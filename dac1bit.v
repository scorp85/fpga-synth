==> flow/design.v <==
module dac1bit
(
	input clk,
	input [15:0]data,
	output PWM_out
);
	reg [16:0] PWM_accumulator;
	always @(posedge clk) PWM_accumulator <= PWM_accumulator[15:0] + data;
	assign PWM_out = PWM_accumulator[16];
endmodule
* Reports on dac1bit
The steps from the RTL of dac1bit to its reports follow in flow order.
Lines are those of the file above, counted from 1.
Operators: Yosys type, input widths -> output width; for muxes data width and select width s.
Not given: --
- Top module :: dac1bit
- Clock :: clk
- Library :: sky130hd
- Timing corner :: tt_025C_1v80

* Elaborated design
Source: Yosys, flattened and elaborated, memories not mapped. Widths are those after wreduce; folded enables and synchronous resets count as part of the registers. Registers that Yosys merges into a memory's read port (data or address) are not register bits. Print and check cells do not count. Equal cells are merged and count once.
- Flip-flop bits (word level) :: 17
- Word-level cells :: 2
- Input port bits :: 17
- Output and inout bits :: 1
- Add/subtract/negate cells :: 1
** Operator list (number)
- $add 16x16->17 :: 1

* Depth
Yosys ltp: most cells in a row. Word level: on the elaborated netlist, between registers, memories and ports. Mapped: between sequential cells and ports; inverters and the memories' decode and read muxes count.
- Depth after elaboration :: 1
- ABC_AREA :: 0
- Depth in mapped cells :: 7

* After synthesis
Yosys stat after the flow's synthesis: flattened, memories mapped to cells. It holds for the ABC_AREA given above (unset counts as 0); a run with the other value may have another netlist.
Totals and module areas in this step are rounded.
- Chip area (Yosys) :: 0.00107 mm²
- Mapped flip-flops :: 17
- Sequential area :: 0.00034 mm²
- Mapped cells :: 118
** Cells by type
- sky130_fd_sc_hd__dfxtp_1 :: number 17, area in all 340.326 µm²
- sky130_fd_sc_hd__ha_1 :: number 16, area in all 200.192 µm²
- sky130_fd_sc_hd__a21oi_1 :: number 15, area in all 75.072 µm²
- sky130_fd_sc_hd__xor2_1 :: number 8, area in all 70.067 µm²
- sky130_fd_sc_hd__xnor2_1 :: number 6, area in all 52.55 µm²
- sky130_fd_sc_hd__o21ai_0 :: number 7, area in all 35.034 µm²
- sky130_fd_sc_hd__nand3_1 :: number 6, area in all 30.029 µm²
- sky130_fd_sc_hd__nor2_1 :: number 8, area in all 30.029 µm²
- sky130_fd_sc_hd__a21o_1 :: number 3, area in all 22.522 µm²
- sky130_fd_sc_hd__nand2_1 :: number 6, area in all 22.522 µm²
- sky130_fd_sc_hd__fa_1 :: number 1, area in all 20.019 µm²
- sky130_fd_sc_hd__inv_1 :: number 4, area in all 15.014 µm²
- sky130_fd_sc_hd__o211ai_1 :: number 2, area in all 15.014 µm²
- sky130_fd_sc_hd__o31ai_1 :: number 2, area in all 15.014 µm²
- sky130_fd_sc_hd__a31oi_1 :: number 2, area in all 12.512 µm²
- sky130_fd_sc_hd__nand2b_1 :: number 2, area in all 12.512 µm²
- sky130_fd_sc_hd__nand4_1 :: number 2, area in all 12.512 µm²
- sky130_fd_sc_hd__a311o_1 :: number 1, area in all 10.01 µm²
Other cell types: 10; their cells: 10.

* Path before layout
Source: OpenSTA report_checks on the synthesized netlist (no wires, ideal clock, input and output delay 20% of the period each), path of least setup slack; recovery checks are left aside. Register names are those of the netlist, which keeps one name where synthesis merged equal registers.
- Path kind :: input -> register
- Start point :: in data[0]
- End point :: reg PWM_accumulator[16]
- Time at the first pin :: 0.490 ns
- Delay of the path :: 1.674 ns
- Arrival :: 2.042 ns
- Driving pins on the path :: 7
- Setup slack :: 0.285 ns
- Library setup time :: 0.122 ns
- Required time :: 2.328 ns
- Clock period :: 2.45 ns
- Period reached after synthesis :: 2.165 ns
"delay of the path" = arrival - input delay + setup time.
"driving pins on the path" counts driving pins, that of a launching flip-flop among them; a cell with two outputs on the path counts twice.
"period reached after synthesis" = period - worst setup slack (recovery checks aside). The figure is calculated, with input and output delays left at 20% of the set period.
Between the ends stands the longest chain of elaborated cells between them, by number of cells; it is not shown to be the way that was timed. Of several equally long chains one is given.
Each line given opens the expression or statement behind the cell; cells for indexed reads and writes are added by Yosys, which also makes memories of some case tables.
- Cells stage by stage :: sky130_fd_sc_hd__ha_1 > sky130_fd_sc_hd__fa_1 > sky130_fd_sc_hd__a21o_1 > sky130_fd_sc_hd__a311o_1 > sky130_fd_sc_hd__a21o_1 > sky130_fd_sc_hd__a21oi_2 > sky130_fd_sc_hd__o31ai_1
- Cells in the longest elaborated chain :: 1
** Ends and longest elaborated chain, after synthesis
- from (decl) :: RTL line 4 : input [15:0]data,
- $add 16x16->17 :: RTL line 8 : always @(posedge clk) PWM_accumulator <= PWM_accumulator[15:0] + data;
- to (assign) :: RTL line 8
- to (decl) :: RTL line 7 : reg [16:0] PWM_accumulator;

* Path in the finished layout
From the final timing report of record 1: the path of least setup slack in the routed layout; clock arrival at registers is part of the times.
- Path kind :: input -> register
- Start point :: in data[0]
- End point :: reg PWM_accumulator[12]
- Required time :: 3.30 ns
- Clock period :: 3.12 ns
- Time at the first pin :: 0.62 ns
- Driving pins on the path :: 8
- Library setup time :: 0.07 ns
- Arrival :: 2.62 ns
- Setup slack :: 0.68 ns
Between the ends stands the longest chain of elaborated cells between them, by number of cells; it is not shown to be the way that was timed. Of several equally long chains one is given.
- Cells stage by stage :: sky130_fd_sc_hd__clkdlybuf4s50_1 > sky130_fd_sc_hd__ha_2 > sky130_fd_sc_hd__fa_2 > sky130_fd_sc_hd__a21o_1 > sky130_fd_sc_hd__a311o_1 > sky130_fd_sc_hd__a21o_1 > sky130_fd_sc_hd__a21oi_2 > sky130_fd_sc_hd__xnor2_1
- Cells in the longest elaborated chain :: 1
** Ends and longest elaborated chain, after layout
- from (decl) :: RTL line 4 : input [15:0]data,
- $add 16x16->17 :: RTL line 8 : always @(posedge clk) PWM_accumulator <= PWM_accumulator[15:0] + data;
- to (assign) :: RTL line 8
- to (decl) :: RTL line 7 : reg [16:0] PWM_accumulator;

Add stored flow runs of dac1bit

Settings and measured results of 2 stored flow runs for module dac1bit (sky130hd), not sorted in any way. The constraints put input and output delay at 20% of the set period each and load the outputs with 0.01 pF.
"reached clock period" is the run's clock period less its worst setup slack. It is reckoned from that one timing run; input and output delays stay at 20% of the period that was set.
By "time on the worst setup path" is meant the share of the clock period that the worst setup path is allowed (20% is reserved at inputs, 20% at outputs), minus its slack. Clock arrival times at its registers enter into it.
"total design power" is the tool's figure for a default switching activity; nothing was simulated.
The measured numbers are rounded.

* Record 1
** Files
==> flow/run.sh <==
#!/bin/bash
# the make line also repeats the synthesis and layout settings of config.mk as NAME=value (left out here)
make -C /OpenROAD-flow-scripts/flow DESIGN_CONFIG=/design/flow/config.mk WORK_HOME=/design/flow/orfs CLKGATE_MAP_FILE= finish
==> flow/config.mk <==
export PLATFORM = sky130hd
export DESIGN_NAME = dac1bit
export DESIGN_NICKNAME = dac1bit
export VERILOG_FILES = /design/flow/design.v
export SDC_FILE = /design/flow/constraint.sdc
export NUM_CORES = 4
export LEC_CHECK = 0
export CAP_MARGIN = 10
export CELL_PAD_IN_SITES_GLOBAL_PLACEMENT = 2
export CORE_MARGIN = 8
export CORE_UTILIZATION = 16
export CTS_CLUSTER_DIAMETER = 114
export GPL_ROUTABILITY_DRIVEN = 1
export GPL_TIMING_DRIVEN = 1
export MAX_ROUTING_LAYER = met5
export PLACE_DENSITY_LB_ADDON = 0.09
export SETUP_SLACK_MARGIN = 0.59
export SLEW_MARGIN = 20
export TNS_END_PERCENT = 100
==> flow/constraint.sdc <==
create_clock -name core_clock -period 3.12 [get_ports {clk}]
set_input_delay 0.6240 -clock core_clock [delete_from_list [all_inputs] [get_ports {clk}]]
set_output_delay 0.6240 -clock core_clock [all_outputs]
set_load 0.01 [all_outputs]
** Results
- Yosys chip area after synthesis :: 0.00107 mm²
- Die footprint :: 0.00953 mm²
- Standard-cell area of the final layout :: 0.00137 mm²
- Final design utilization :: 0.215
- Lowest setup slack :: 0.685 ns
- Setup TNS :: 0.000 ns
- Worst-case hold slack :: 0.470 ns
- Total design power :: 1450 µW
- Reached clock period :: 2.435 ns
- Time on the worst setup path :: 1.81 ns
- Kind of the worst setup path :: input -> register

* Record 2
** Files
==> flow/run.sh <==
#!/bin/bash
# the make line also repeats the synthesis and layout settings of config.mk as NAME=value (left out here)
make -C /OpenROAD-flow-scripts/flow DESIGN_CONFIG=/design/flow/config.mk WORK_HOME=/design/flow/orfs CLKGATE_MAP_FILE= finish
==> flow/config.mk <==
export PLATFORM = sky130hd
export DESIGN_NAME = dac1bit
export DESIGN_NICKNAME = dac1bit
export VERILOG_FILES = /design/flow/design.v
export SDC_FILE = /design/flow/constraint.sdc
export NUM_CORES = 4
export LEC_CHECK = 0
export CAP_MARGIN = 20
export CELL_PAD_IN_SITES_DETAIL_PLACEMENT = 1
export CELL_PAD_IN_SITES_GLOBAL_PLACEMENT = 2
export CORE_MARGIN = 7
export CORE_UTILIZATION = 45
export CTS_CLUSTER_DIAMETER = 48
export GPL_ROUTABILITY_DRIVEN = 1
export HOLD_SLACK_MARGIN = 0.07
export SLEW_MARGIN = 40
==> flow/constraint.sdc <==
create_clock -name core_clock -period 1.74 [get_ports {clk}]
set_input_delay 0.3480 -clock core_clock [delete_from_list [all_inputs] [get_ports {clk}]]
set_output_delay 0.3480 -clock core_clock [all_outputs]
set_load 0.01 [all_outputs]
** Results
Did not finish, clock tree synthesis stopped with DPL-0033.
